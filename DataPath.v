==> flow/design.v <==
module DataPath (
    input clock,
    input resetn,
    input Draw_SIG,
    input [7:0] x1,
    input [6:0] y1,
    input [7:0] xc,
    input [6:0] yc,
    input[7:0] radius,
    input [3:0] Control_sig,
    output reg[7:0] outx,
    output reg[6:0] outy,
    output CLR_SIG,
    output reg[7:0] x,
    output reg[6:0] y
);
reg [6:0] d;
assign CLR_SIG=(Control_sig==8)?1:0;
always@(posedge clock, negedge resetn)
begin
if(~resetn)    
begin
y<=y;
d<=d;
end
else if(Draw_SIG)
begin
y<=(radius<60)?radius:59;
d<=(radius<60)?3-(radius*2):-159;
end
else if(x<=y & Control_sig==9 &y>0)
begin    
if(d[6]==1)
d<=d+(x*4)+6;
else
begin
    d<=d+((x-y)*4)+10;
    y<=y-1;
end
end
else 
begin 
y<=y;
d<=d;
end
end
always@(posedge clock, negedge resetn)
if(~resetn)
begin
    outx<=x1;
    outy<=y1;
end
else
begin 
    case(Control_sig)
    0:
    begin if(x<=y) begin outx<=xc+x; outy<=yc+y; end else begin outx<=outx; outy<=outy; end end
    1:
    begin outx<=xc-x; outy<=yc+y; end
    2:
    begin outx<=xc+x; outy<=yc-y; end
    3:
    begin outx<=xc-x; outy<=yc-y; end
    4:
    begin outx<=xc+y; outy<=yc+x; end
    5:
    begin outx<=xc-y; outy<=yc+x; end
    6:
    begin outx<=xc+y; outy<=yc-x; end
    7:
    begin outx<=xc-y; outy<=yc-x; end
    8: 
    begin outx<=x1; outy<=y1;  end
    9:
    begin outx<=outx; outy<=outy; end
    default: 
    begin  outx<=outx; outy<=outy; end
    endcase
end
always@(posedge clock, negedge resetn)
begin
    if(~resetn)
    x<=x;
     else if(Draw_SIG)
     x<=0;
    else if(x<=y & Control_sig==7)
    x<=x+1;
    else 
    x<=x;
end
endmodule
module rand_valgen (
    input clock,
    input resetn,
    input Draw_SIG,
    output reg[7:0] rand_xc,
    output reg[6:0] rand_yc,
    output reg[2:0] rand_colour,
    output reg sig,
    output reg[7:0] rand_radius
);
reg[25:0] counter;
reg[7:0] xr;
reg[7:0] xl;
reg[7:0] temp_x;
reg[6:0] yu;
reg[6:0] yd;
reg[7:0] temp_y;
reg[7:0] temp_radius;
reg temp_sig;
always@(*)
begin
    xl=rand_xc;
    xr=159-rand_xc;
    yu=rand_yc;
    yd=119-rand_yc;
    temp_x=(xr>xl)?xl:xr;
    temp_y=(yu>yd)?yd:yu;
    temp_radius=(temp_x>temp_y)?temp_y:temp_x;
    end
always@(posedge clock, negedge resetn)
begin
if(~resetn)
rand_radius<=0;
else
if(rand_xc>159|rand_yc>119) 
rand_radius<=0;
else
rand_radius<=temp_radius; 
end
always@(posedge clock, negedge resetn)
begin
    if(~resetn)
    begin
    counter<=0;
    temp_sig<=0;
    sig=0;
    end
    else
    begin
    sig<=(counter == 25000000)?1:0;
    temp_sig<=(counter == (25000000+22000))?1:0;
    counter<=(counter == (25000000+22000))?0:counter+1;
    end
end
always@(posedge clock, negedge resetn)
if(~resetn)
begin
rand_xc<=120;
rand_yc<=90;
rand_colour<=6;
end
else 
begin
rand_colour<=sig?{rand_colour[0],rand_colour[2:1]}:rand_colour;
rand_xc<=temp_sig?{rand_xc[6:0],rand_xc[7]}:rand_xc;
rand_yc<=temp_sig?{rand_yc[5:0],rand_yc[6]}:rand_yc;
end
endmodule
module logic2 (
    input resetn,
    input clock,
    output reg[7:0] outx,
    output reg [6:0] outy,
    output  Clr_State
);
wire Draw_SIG;
assign Clr_State=(outy==119);
assign Draw_SIG=(outx==159);
always@(posedge clock, negedge resetn)
begin
if(~resetn)
    outy<=0;
    else if (Clr_State)
    outy<=0;
    else if(Draw_SIG)
    outy<=outy+1;
    else 
     outy<=outy;
end
always@(posedge clock, negedge resetn)
begin
if(~resetn)
begin
    outx<=0;
end
else if(Draw_SIG)
outx<=0;
else
outx<=outx+1;
end
endmodule
* Tool chain data of rand_valgen
The steps from the RTL of rand_valgen to its reports follow in flow order.
Line numbers count from 1 in the design file above.
Operators carry their Yosys type and port widths (W data, S select, Z words).
Not given: --
- Top :: rand_valgen
- Clock input :: clock
- Standard-cell library :: sky130hd
- Corner :: tt_025C_1v80

* Elaborated design
Counts by Yosys on the flattened word-level netlist (proc, flatten, opt, wreduce; memories kept). Register bits leave out memories and registers merged into their read ports (data or address); mux counts leave out enables and synchronous resets folded into registers. Print and check cells are left out. Cells with the same type and inputs are merged into one.
- Bits in registers :: 54
- Bits of input ports :: 3
- Output and inout port bits :: 27
- Word-level cells :: 25
- Add/subtract/negate cells :: 3
- $lt $le $gt $ge :: 5
- Equality and inequality tests :: 2
- Multiplexer cells :: 7
- Bitwise gates (word level) :: 1
** Operator list (number)
- $eq A26 B25 Y1 const B :: 2
- $add A26 B1 Y26 const B :: 1
- $mux W26 :: 1
- $mux W8 :: 3
- $gt A8 B7 Y1 :: 1
- $sub A8 B8 Y8 const A :: 1
- $gt A8 B8 Y1 :: 1
- $gt A8 B8 Y1 const B :: 1
- $sub A7 B7 Y7 const A :: 1
- $gt A7 B7 Y1 :: 1
- $gt A7 B7 Y1 const B :: 1
- $mux W7 :: 1
- $mux W1 :: 2
- $or A1 B1 Y1 :: 1

* Depth
Longest topological path by Yosys (ltp), each cell counted once; first at word level (registers and memories cut), then after technology mapping (sequential cells cut; the memories' decode and read muxes count).
- Depth after elaboration :: 6
- ABC_AREA :: 0
- Gate-level depth with buffers :: 12
- Mapped depth without buffers :: 12

* After synthesis
Source: synth_stat.txt of the flow (Yosys; design flattened, memories mapped). It holds for the ABC_AREA given above (unset counts as 0); a run with the other value may have another netlist.
Totals and module areas in this step are rounded.
- Cells in the netlist :: 257
- Chip area (Yosys) :: 2800 um^2
- Area of sequential cells :: 1400 um^2
- Flip-flops :: 54
** Cell types
- sky130_fd_sc_hd__dfrtp_1 :: number 44, area in all 1.1E+03 um^2
- sky130_fd_sc_hd__dfstp_2 :: number 10, area in all 262.752 um^2
- sky130_fd_sc_hd__mux2_2 :: number 16, area in all 180.173 um^2
- sky130_fd_sc_hd__xnor2_1 :: number 19, area in all 166.41 um^2
- sky130_fd_sc_hd__ha_1 :: number 12, area in all 150.144 um^2
- sky130_fd_sc_hd__nor2_1 :: number 24, area in all 90.086 um^2
- sky130_fd_sc_hd__xor2_1 :: number 10, area in all 87.584 um^2
- sky130_fd_sc_hd__a21oi_1 :: number 12, area in all 60.058 um^2
- sky130_fd_sc_hd__nand3_1 :: number 11, area in all 55.053 um^2
- sky130_fd_sc_hd__nand2_1 :: number 14, area in all 52.55 um^2
- sky130_fd_sc_hd__nand4_1 :: number 8, area in all 50.048 um^2
- sky130_fd_sc_hd__a211oi_1 :: number 6, area in all 45.043 um^2
- sky130_fd_sc_hd__nor3_1 :: number 8, area in all 40.038 um^2
- sky130_fd_sc_hd__o21ai_0 :: number 7, area in all 35.034 um^2
- sky130_fd_sc_hd__a21o_1 :: number 4, area in all 30.029 um^2
- sky130_fd_sc_hd__inv_1 :: number 8, area in all 30.029 um^2
- sky130_fd_sc_hd__mux2i_1 :: number 3, area in all 30.029 um^2
- sky130_fd_sc_hd__and4_1 :: number 3, area in all 26.275 um^2
Other cell types: 25; their cells: 38.

* Timing after synthesis
Path of least setup slack by OpenSTA after synthesis, without wires, with an ideal clock, recovery checks aside; 20% of the period is set as input and as output delay. Where synthesis merged equal registers, the netlist keeps one of their names.
- Path type :: reg2reg
- From :: register rand_yc[4]
- To :: register rand_radius[1]
- Period :: 6.18 ns
- Library setup time :: 0.094 ns
- Time at the first pin :: 0.000 ns
- Arrival time :: 2.843 ns
- Data required time :: 6.086 ns
- Slack :: 3.243 ns
- Delay of the path :: 2.937 ns
- Stages on the path :: 13
- Period reached after synthesis :: 2.937 ns
"delay of the path" is the arrival time less input delay plus setup time.
"stages on the path" counts driving pins, that of a launching flip-flop among them; a cell with two outputs on the path counts twice.
"period reached after synthesis" = period - worst setup slack (recovery checks aside). The figure is calculated, with input and output delays left at 20% of the set period.
Between the ends stands the longest chain of elaborated cells between them, by number of cells; it is not shown to be the way that was timed. Of several equally long chains one is given.
A line is the first line of the expression or statement that the cell stems from. Yosys adds cells for indexed reads and writes and turns some case tables into memories.
A register here has more assigning lines than the two given.
- Path through :: sky130_fd_sc_hd__dfstp_2 > sky130_fd_sc_hd__ha_1 > sky130_fd_sc_hd__inv_1 > sky130_fd_sc_hd__ha_1 > sky130_fd_sc_hd__a21oi_1 > sky130_fd_sc_hd__a21oi_2 > sky130_fd_sc_hd__mux2i_1 > sky130_fd_sc_hd__ha_1 > sky130_fd_sc_hd__a21o_1 > sky130_fd_sc_hd__a21oi_1 > sky130_fd_sc_hd__and3_1 > sky130_fd_sc_hd__nor2_1 > sky130_fd_sc_hd__a211oi_1
- Length of the longest elaborated chain :: 6
** Ends and longest elaborated chain, post-synthesis
- start, declared :: line 97 : output reg[6:0] rand_yc,
- start, assigned :: line 150 : rand_yc<=90;
- start, assigned :: line 157 : rand_yc<=temp_sig?{rand_yc[5:0],rand_yc[6]}:rand_yc;
- $sub A7 B7 Y7 :: line 116 : yd=119-rand_yc;
- $gt A7 B7 Y1 :: line 118 : temp_y=(yu>yd)?yd:yu;
- $mux W7 :: line 118
- $gt A8 B7 Y1 :: line 119 : temp_radius=(temp_x>temp_y)?temp_y:temp_x;
- $mux W8 :: line 119
- $mux W8 :: line 126 : if(rand_xc>159|rand_yc>119)
- end, assigned :: line 127 : rand_radius<=0;
- end, assigned :: line 129 : rand_radius<=temp_radius;
- end, declared :: line 100 : output reg[7:0] rand_radius

* Path in the finished layout
From the final timing report of run 1: the path of least setup slack in the routed layout; clock arrival at registers is part of the times.
- Path type :: reg2reg
- From :: register rand_yc[3]
- To :: register rand_radius[4]
- Period :: 5.24 ns
- Library setup time :: 0.10 ns
- Time at the first pin :: 0.28 ns
- Arrival time :: 3.57 ns
- Data required time :: 5.43 ns
- Slack :: 1.85 ns
- Stages on the path :: 13
Between the ends stands the longest chain of elaborated cells between them, by number of cells; it is not shown to be the way that was timed. Of several equally long chains one is given.
A register here has more assigning lines than the two given.
- Path through :: sky130_fd_sc_hd__dfstp_2 > sky130_fd_sc_hd__inv_1 > sky130_fd_sc_hd__ha_1 > sky130_fd_sc_hd__a21o_1 > sky130_fd_sc_hd__a21oi_1 > sky130_fd_sc_hd__a21oi_2 > sky130_fd_sc_hd__mux2i_1 > sky130_fd_sc_hd__ha_1 > sky130_fd_sc_hd__a21o_1 > sky130_fd_sc_hd__a21oi_1 > sky130_fd_sc_hd__and3_1 > sky130_fd_sc_hd__nor2_1 > sky130_fd_sc_hd__a211oi_1
- Length of the longest elaborated chain :: 6
** Ends and longest elaborated chain, after layout
- start, declared :: line 97 : output reg[6:0] rand_yc,
- start, assigned :: line 150 : rand_yc<=90;
- start, assigned :: line 157 : rand_yc<=temp_sig?{rand_yc[5:0],rand_yc[6]}:rand_yc;
- $sub A7 B7 Y7 :: line 116 : yd=119-rand_yc;
- $gt A7 B7 Y1 :: line 118 : temp_y=(yu>yd)?yd:yu;
- $mux W7 :: line 118
- $gt A8 B7 Y1 :: line 119 : temp_radius=(temp_x>temp_y)?temp_y:temp_x;
- $mux W8 :: line 119
- $mux W8 :: line 126 : if(rand_xc>159|rand_yc>119)
- end, assigned :: line 127 : rand_radius<=0;
- end, assigned :: line 129 : rand_radius<=temp_radius;
- end, declared :: line 100 : output reg[7:0] rand_radius

Memo
Re: implementation data of rand_valgen

Stored flow runs of rand_valgen (2 of them; Yosys, OpenROAD, sky130hd). They differ in their settings and are not a sequence. Constraints: input delay and output delay 20% of the set period each, output load 0.01 pF.
"period reached" = clock period - worst setup slack. The figure is calculated, with input and output delays left at 20% of the set period.
"worst setup path time" means the part of the period allowed to the worst setup path (the constraints hold back 20% at inputs and 20% at outputs) less its slack; where the path has registers, the arrival times of their clocks count too.
By "total power after layout" is meant OpenSTA's value without simulated activity: inputs other than the clock are taken to toggle once in ten clock periods, and the tool carries that through the logic.
The results are shown rounded.

** Run 1
- Settings :: period_ns=5.24; CORE_UTILIZATION=26; SETUP_SLACK_MARGIN=1.55; PLACE_DENSITY=0.91; CORE_ASPECT_RATIO=1.37; GPL_ROUTABILITY_DRIVEN=0; SLEW_MARGIN=20; CAP_MARGIN=20; CORE_MARGIN=2
- Yosys chip area after synthesis :: 2800 um^2
- Die area :: 12000 um^2
- Area of the standard cells in the finished layout :: 3400 um^2
- Utilization after routing :: 32 %
- Worst setup slack after layout :: 1.9 ns
- Sum of negative setup slack :: 0.000 ns
- Total power after layout :: 790 uW
- Period reached :: 3.386 ns
- Worst setup path time :: 3.39 ns
- Worst path kind :: reg2reg

** Run 2
- Settings :: period_ns=3.36; CORE_UTILIZATION=28; SETUP_SLACK_MARGIN=0.03; PLACE_DENSITY_LB_ADDON=0.12; CELL_PAD_IN_SITES_GLOBAL_PLACEMENT=1; ABC_AREA=0; MIN_ROUTING_LAYER=met1; MAX_ROUTING_LAYER=met5; CAP_MARGIN=20; CORE_MARGIN=2; SLEW_MARGIN=20
- Yosys chip area after synthesis :: 2800 um^2
- Die area :: 11000 um^2
- Area of the standard cells in the finished layout :: 3400 um^2
- Utilization after routing :: 35 %
- Worst setup slack after layout :: 0.24 ns
- Sum of negative setup slack :: 0.000 ns
- Total power after layout :: 1100 uW
- Period reached :: 3.119 ns
- Worst setup path time :: 3.12 ns
- Worst path kind :: reg2reg
